==> flow/design.v <==
module decode2 (
  input  logic [1:0] digit,	 
  output logic [3:0] ct			 
);
always_comb begin
    case (digit)
      2'b00: ct = 4'b1110;		 
      2'b01: ct = 4'b1101;		 
      2'b10: ct = 4'b1011;		 
      2'b11: ct = 4'b0111;		 
      default: ct = 4'b1111;	 
    endcase
  end
endmodule
module decode7 (
  input  logic [3:0] num,			 
  output logic [7:0] leds			 
);
always_comb begin
    case (num)  
      4'h0: leds = 7'b0111111;	 
      4'h1: leds = 7'b0000110;	 
      4'h2: leds = 7'b1011011;	 
      4'h3: leds = 7'b1001111;	 
      4'h4: leds = 7'b1100110;	 
      4'h5: leds = 7'b1101101;	 
      4'h6: leds = 7'b1111101;	 
      4'h7: leds = 7'b0000111;	 
      4'h8: leds = 7'b1111111;	 
      4'h9: leds = 7'b1101111;	 
      default: leds = 8'b11111111;  
    endcase
  end
endmodule
module enc2bcd(
    input logic clk,                   
    input logic [7:0] enc_count,       
    output logic [7:0] bcd_count       
);
    logic [7:0] temp_bcd;
    logic [3:0] tens, ones;  
    always_ff @(posedge clk) begin
        temp_bcd = enc_count;
        tens = 4'b0000;
        ones = 4'b0000;
        ones = temp_bcd[3:0];  
        tens = temp_bcd[7:4];  
        if (ones >= 4'd10) begin
            ones = ones - 4'd10;
            tens = tens + 4'd1;
        end
        if (tens >= 4'd10) begin
            tens = tens - 4'd10;
        end
        bcd_count = {tens, ones};
    end
endmodule
module encoder(
    input logic a, b, clk,          
    output logic cw, ccw           
);
    logic [1:0] state, prev_state;
    logic idle;
    always_ff @(posedge clk) begin
        prev_state <= state;       
        state <= {a, b};           
    end
    always_comb begin
        idle = (state == prev_state);  
        cw = 1'b0;
        ccw = 1'b0;
        if (!idle) begin 
            case ({state, prev_state})
                4'b1000, 4'b1110, 4'b0111, 4'b0001: cw = 1'b1;   
                4'b1011, 4'b0010, 4'b0100, 4'b1101: ccw = 1'b1;  
                default: begin
                    cw = 1'b0;    
                    ccw = 1'b0;
                end
            endcase
        end
    end
endmodule
module lab2 ( input logic CLOCK_50,        
              (* altera_attribute = "-name WEAK_PULL_UP_RESISTOR ON" *) 
              input logic enc1_a, enc1_b,  
				      (* altera_attribute = "-name WEAK_PULL_UP_RESISTOR ON" *) 
				  input logic enc2_a, enc2_b,				       
              output logic [7:0] leds,     
              output logic [3:0] ct     
) ;
   logic [1:0] digit;   
   logic [3:0] disp_digit;   
   logic [15:0] clk_div_count;  
   logic [7:0] enc1_count, enc2_count;  
   logic enc1_cw, enc1_ccw, enc2_cw, enc2_ccw;   
	logic [7:0] bcd1_count, bcd2_count;  
   decode2 decode2_0 (.digit,.ct) ;
   decode7 decode7_0 (.num(disp_digit),.leds) ;
   encoder encoder_1 (.clk(CLOCK_50), .a(enc1_a), .b(enc1_b), .cw(enc1_cw), .ccw(enc1_ccw));
   encoder encoder_2 (.clk(CLOCK_50), .a(enc2_a), .b(enc2_b), .cw(enc2_cw), .ccw(enc2_ccw));
	enc2bcd bdc_1 ( .clk(CLOCK_50), .enc_count(enc1_count), .bcd_count(bcd1_count) );
	enc2bcd bdc_2 ( .clk(CLOCK_50), .enc_count(enc2_count), .bcd_count(bcd2_count) );
  always_ff @(posedge CLOCK_50)  begin
    if (enc1_cw) enc1_count <= enc1_count + 1'b1;
    else if (enc1_ccw) enc1_count <= enc1_count - 1'b1;
    if (enc2_cw) enc2_count <= enc2_count + 1'b1;
    else if (enc2_ccw) enc2_count <= enc2_count - 1'b1;
  end
   always_ff @(posedge CLOCK_50) 
     clk_div_count <= clk_div_count + 1'b1 ;
  assign digit = clk_div_count[15:14]; 
  always_comb begin
    case (digit)
      2'b00: disp_digit = bcd2_count[3:0];   
      2'b01: disp_digit = bcd2_count[7:4];   
      2'b10: disp_digit = bcd1_count[3:0];   
      2'b11: disp_digit = bcd1_count[7:4];   
      default: disp_digit = 4'b0000;         
    endcase
  end
endmodule
---- Step by step through the tools: lab2 ----
The steps from the RTL of lab2 to its reports follow in flow order.
Line numbers count from 1 in the design file above.
Operators: Yosys type, input widths -> output width; for muxes data width and select width s.
Library cell names are shortened.
The mark n/a stands for no value.
set-up
  top module .............................. lab2
  clock ................................... CLOCK_50
  standard-cell library ................... sky130hd
  corner .................................. tt_025C_1v80

---- Elaborated design ----
Counts by Yosys on the flattened word-level netlist (proc, flatten, opt, wreduce; memories kept). Print and check cells are left out. Cells with the same type and inputs are merged into one.
Yosys's memory passes give these memory sizes; they may raise the number of words (mostly to a power of two), join words into wider ones and drop unused or constant bits.
bit counts
  bits in registers ....................... 56
  bits in writable memories ............... 0
  bits in read-only memories .............. 192
  output and inout port bits .............. 12
  cells after elaboration ................. 51
  word width x clocked read ports ......... 4
  memory cells ............................ 3
  latch bits .............................. 0
memories
  name              words  bits a word  rd ports  wr ports  line  RTL
  (name not given)  16     8            1         0         20    case (num)
  (name not given)  16     2            1         0         73    case ({state, prev_state})
  (name not given)  16     2            1         0         73
cells by class
  reduce/logical cells .................... 3
  multipliers ............................. 0
  bitwise logic cells ..................... 0
  equality and inequality tests ........... 5
  shift operators ......................... 0
  add/subtract/negate cells ............... 11
  divide/modulo/power cells ............... 0
  order comparisons ....................... 4
  muxes and demuxes ....................... 16
operator list
  cell                   count
  $pmux 4 s4             2
  $mux 8                 4
  $mux 4                 6
  $add 16x1->16 const B  1
  $sub 4x4->4 const B    4
  $ge 4x4->1 const B     4
  $add 8x1->8 const B    2
  $sub 8x1->8 const B    2
  $add 4x1->4 const B    2
  $eq 2x2->1             2
  $eq 2x2->1 const B     2
  $reduce_bool 2->1      2
  $mux 1                 4
  $eq 2x1->1 const B     1
  $logic_not 2->1        1

---- Logic depth ----
Longest topological path by Yosys (ltp), each cell counted once; first at word level (registers and memories cut), then after technology mapping (sequential cells cut; the memories' decode and read muxes count).
depth
  depth after elaboration ................. 4
  ABC_AREA ................................ 0
  gate-level depth with buffers ........... 9
  depth with buffers taken out ............ 8

---- Synthesis result ----
The flow's flattened synthesis, as Yosys stat reports it; memories are mapped. The netlist is that of the ABC_AREA named above (0 if unset); the other value can give another one.
cells by type
  cell      count
  dfxtp_1   44
  edfxtp_1  16
  ha_1      25
  xnor2_1   26
  xor2_1    12
  a21oi_1   16
  o21ai_0   16
  inv_1     21
  mux2i_1   6
  nand3_1   12
  mux4_2    2
  fa_1      2
  o22a_1    4
  nor2_1    9
  and2_1    5
  a21o_1    4
  nand2_1   8
  and4_1    3
Not listed: further types 25, cells in them 47.
mapped netlist
  cells in the netlist .................... 278
  flip-flops .............................. 60
  buffers ................................. 3
  cell area after synthesis ............... 2974.1 µm²
  sequential area ......................... 1361.3 µm²
By module: a second synthesis without flattening, with its own total; a netlist apart from the flattened one above.
unflattened totals
  cells (unflattened synthesis) ........... 286
  area (unflattened synthesis) ............ 3148.0 µm²
Each row is one instance without its submodules.
modules
  module   instances  cells  area (µm²)  seq. area (µm²)
  lab2     1          158    1856.8      800.8
  enc2bcd  2          35     350.3       160.2
  encoder  2          14     180.2       120.1
  decode7  1          26     207.7       0.0
  decode2  1          4      22.5        0.0

---- Timing after synthesis ----
Path of least setup slack by OpenSTA after synthesis, without wires, with an ideal clock, recovery checks aside; 20% of the period is set as input and as output delay. Where synthesis merged equal registers, the netlist keeps one of their names.
timing path after synthesis
  kind .................................... register to output
  from .................................... register clk_div_count[14]
  to ...................................... output leds[1]
  path delay .............................. 1.849 ns
  stages .................................. 6
  path slack .............................. 0.919 ns
  data arrival time ....................... 1.849 ns
  period .................................. 3.46 ns
  data required time ...................... 2.768 ns
  buffers on the path ..................... 1
  external output delay ................... 0.692 ns
  time at the first pin ................... 0.000 ns
  period reached after synthesis .......... 2.541 ns
"path delay" = arrival - input delay + setup time.
A path that ends at an output port has no setup time.
"stages" counts driving pins, that of a launching flip-flop among them; a cell with two outputs on the path counts twice.
"period reached after synthesis" is the clock period less the worst setup slack; recovery checks do not enter. This is arithmetic on one report: input and output delays are still those of the set period (20% each).
Between the ends stands the longest chain of elaborated cells between them, by number of cells; it is not shown to be the way that was timed. Of several equally long chains one is given.
A line is the first line of the expression or statement that the cell stems from. Yosys adds cells for indexed reads and writes and turns some case tables into memories.
A memory read counts as a cell of the chain, while the word-level depth stops at memories.
on the way, after synthesis
  path through ............................ dfxtp_1 -> buf_6 -> mux4_1 -> inv_1 -> ha_1 -> or3_1
  length of the longest elaborated chain .. 3
RTL lines, path after synthesis
  item           line  RTL
  from (decl)    94    logic [15:0] clk_div_count;
  from (assign)  111   clk_div_count <= clk_div_count + 1'b1 ;
  $eq 2x2->1     114   case (digit)
  $pmux 4 s4     114
  $mem_v2 16x8   20    case (num)
  to (decl)      89    output logic [7:0] leds,

---- Path in the finished layout ----
Path of least setup slack in the final report of flow run 2 (OpenROAD, finished layout, wires in). Where an end is a register, its clock arrival counts in the times.
timing path after layout
  kind .................................... register to output
  from .................................... register clk_div_count[14]
  to ...................................... output leds[1]
  data required time ...................... 1.66 ns
  path slack .............................. -0.34 ns
  buffers on the path ..................... 1
  stages .................................. 6
  period .................................. 2.07 ns
  data arrival time ....................... 2.00 ns
  time at the first pin ................... 0.32 ns
  external output delay ................... 0.41 ns
Between the ends stands the longest chain of elaborated cells between them, by number of cells; it is not shown to be the way that was timed. Of several equally long chains one is given.
A memory read counts as a cell of the chain, while the word-level depth stops at memories.
on the way, after layout
  path through ............................ dfxtp_4 -> mux4_2 -> inv_4 -> ha_4 -> or3_4 -> buf_6
  length of the longest elaborated chain .. 3
RTL lines, path after layout
  item           line  RTL
  from (decl)    94    logic [15:0] clk_div_count;
  from (assign)  111   clk_div_count <= clk_div_count + 1'b1 ;
  $eq 2x2->1     114   case (digit)
  $pmux 4 s4     114
  $mem_v2 16x8   20    case (num)
  to (decl)      89    output logic [7:0] leds,

Ticket comment

Measured data: module lab2, platform sky130hd, 2 stored runs of the flow under differing settings, order arbitrary. Input and output delays are each 20% of the period that was set; the output load is 0.01 pF.
By "reached clock period" is meant the clock period of the run minus its worst setup slack. This is arithmetic on one report: input and output delays are still those of the set period (20% each).
"time on the worst setup path" means the part of the period allowed to the worst setup path (the constraints hold back 20% at inputs and 20% at outputs) less its slack; where the path has registers, the arrival times of their clocks count too.
"total power of the final layout" rests on the timing tool's default activity at the inputs, not on a simulated workload.

======== flow run 1 ========
==> flow/run.sh <==
#!/bin/bash
# the make line also repeats the synthesis and layout settings of config.mk as NAME=value (left out here)
make -C /OpenROAD-flow-scripts/flow DESIGN_CONFIG=/design/flow/config.mk WORK_HOME=/design/flow/orfs CLKGATE_MAP_FILE= finish
==> flow/config.mk <==
export PLATFORM = sky130hd
export DESIGN_NAME = lab2
export DESIGN_NICKNAME = lab2
export VERILOG_FILES = /design/flow/design.v
export SDC_FILE = /design/flow/constraint.sdc
export NUM_CORES = 4
export LEC_CHECK = 0
export ABC_AREA = 1
export CAP_MARGIN = 20
export CORE_MARGIN = 8
export CORE_UTILIZATION = 64
export CTS_CLUSTER_DIAMETER = 276
export GPL_ROUTABILITY_DRIVEN = 0
export GPL_TIMING_DRIVEN = 1
export MAX_ROUTING_LAYER = met5
export MIN_ROUTING_LAYER = met1
export PLACE_DENSITY_LB_ADDON = 0.15
export SLEW_MARGIN = 20
==> flow/constraint.sdc <==
create_clock -name core_clock -period 1.47 [get_ports {CLOCK_50}]
set_input_delay 0.2940 -clock core_clock [delete_from_list [all_inputs] [get_ports {CLOCK_50}]]
set_output_delay 0.2940 -clock core_clock [all_outputs]
set_load 0.01 [all_outputs]

-------- flow run 1 --------
  not finished: clock tree synthesis ended with error DPL-0033

======== flow run 2 ========
==> flow/run.sh <==
#!/bin/bash
# the make line also repeats the synthesis and layout settings of config.mk as NAME=value (left out here)
make -C /OpenROAD-flow-scripts/flow DESIGN_CONFIG=/design/flow/config.mk WORK_HOME=/design/flow/orfs CLKGATE_MAP_FILE= finish
==> flow/config.mk <==
export PLATFORM = sky130hd
export DESIGN_NAME = lab2
export DESIGN_NICKNAME = lab2
export VERILOG_FILES = /design/flow/design.v
export SDC_FILE = /design/flow/constraint.sdc
export NUM_CORES = 4
export LEC_CHECK = 0
export CAP_MARGIN = 20
export CORE_MARGIN = 2
export CORE_UTILIZATION = 40
export SLEW_MARGIN = 20
==> flow/constraint.sdc <==
create_clock -name core_clock -period 2.07 [get_ports {CLOCK_50}]
set_input_delay 0.4140 -clock core_clock [delete_from_list [all_inputs] [get_ports {CLOCK_50}]]
set_output_delay 0.4140 -clock core_clock [all_outputs]
set_load 0.01 [all_outputs]

-------- measured, flow run 2 --------
  post-route worst hold slack ............. 0.432 ns
  total negative slack .................... -1.873 ns
  std-cell area (final layout) ............ 3788.6 µm²
  worst setup slack after layout .......... -0.339 ns
  total die area .......................... 8140.6 µm²
  reached clock period .................... 2.409 ns
  time on the worst setup path ............ 2.00 ns
  kind of the worst setup path ............ register to output
  post-layout utilization ................. 0.525
  total power of the final layout ......... 4929 uW
  synthesis area .......................... 2974.1 µm²
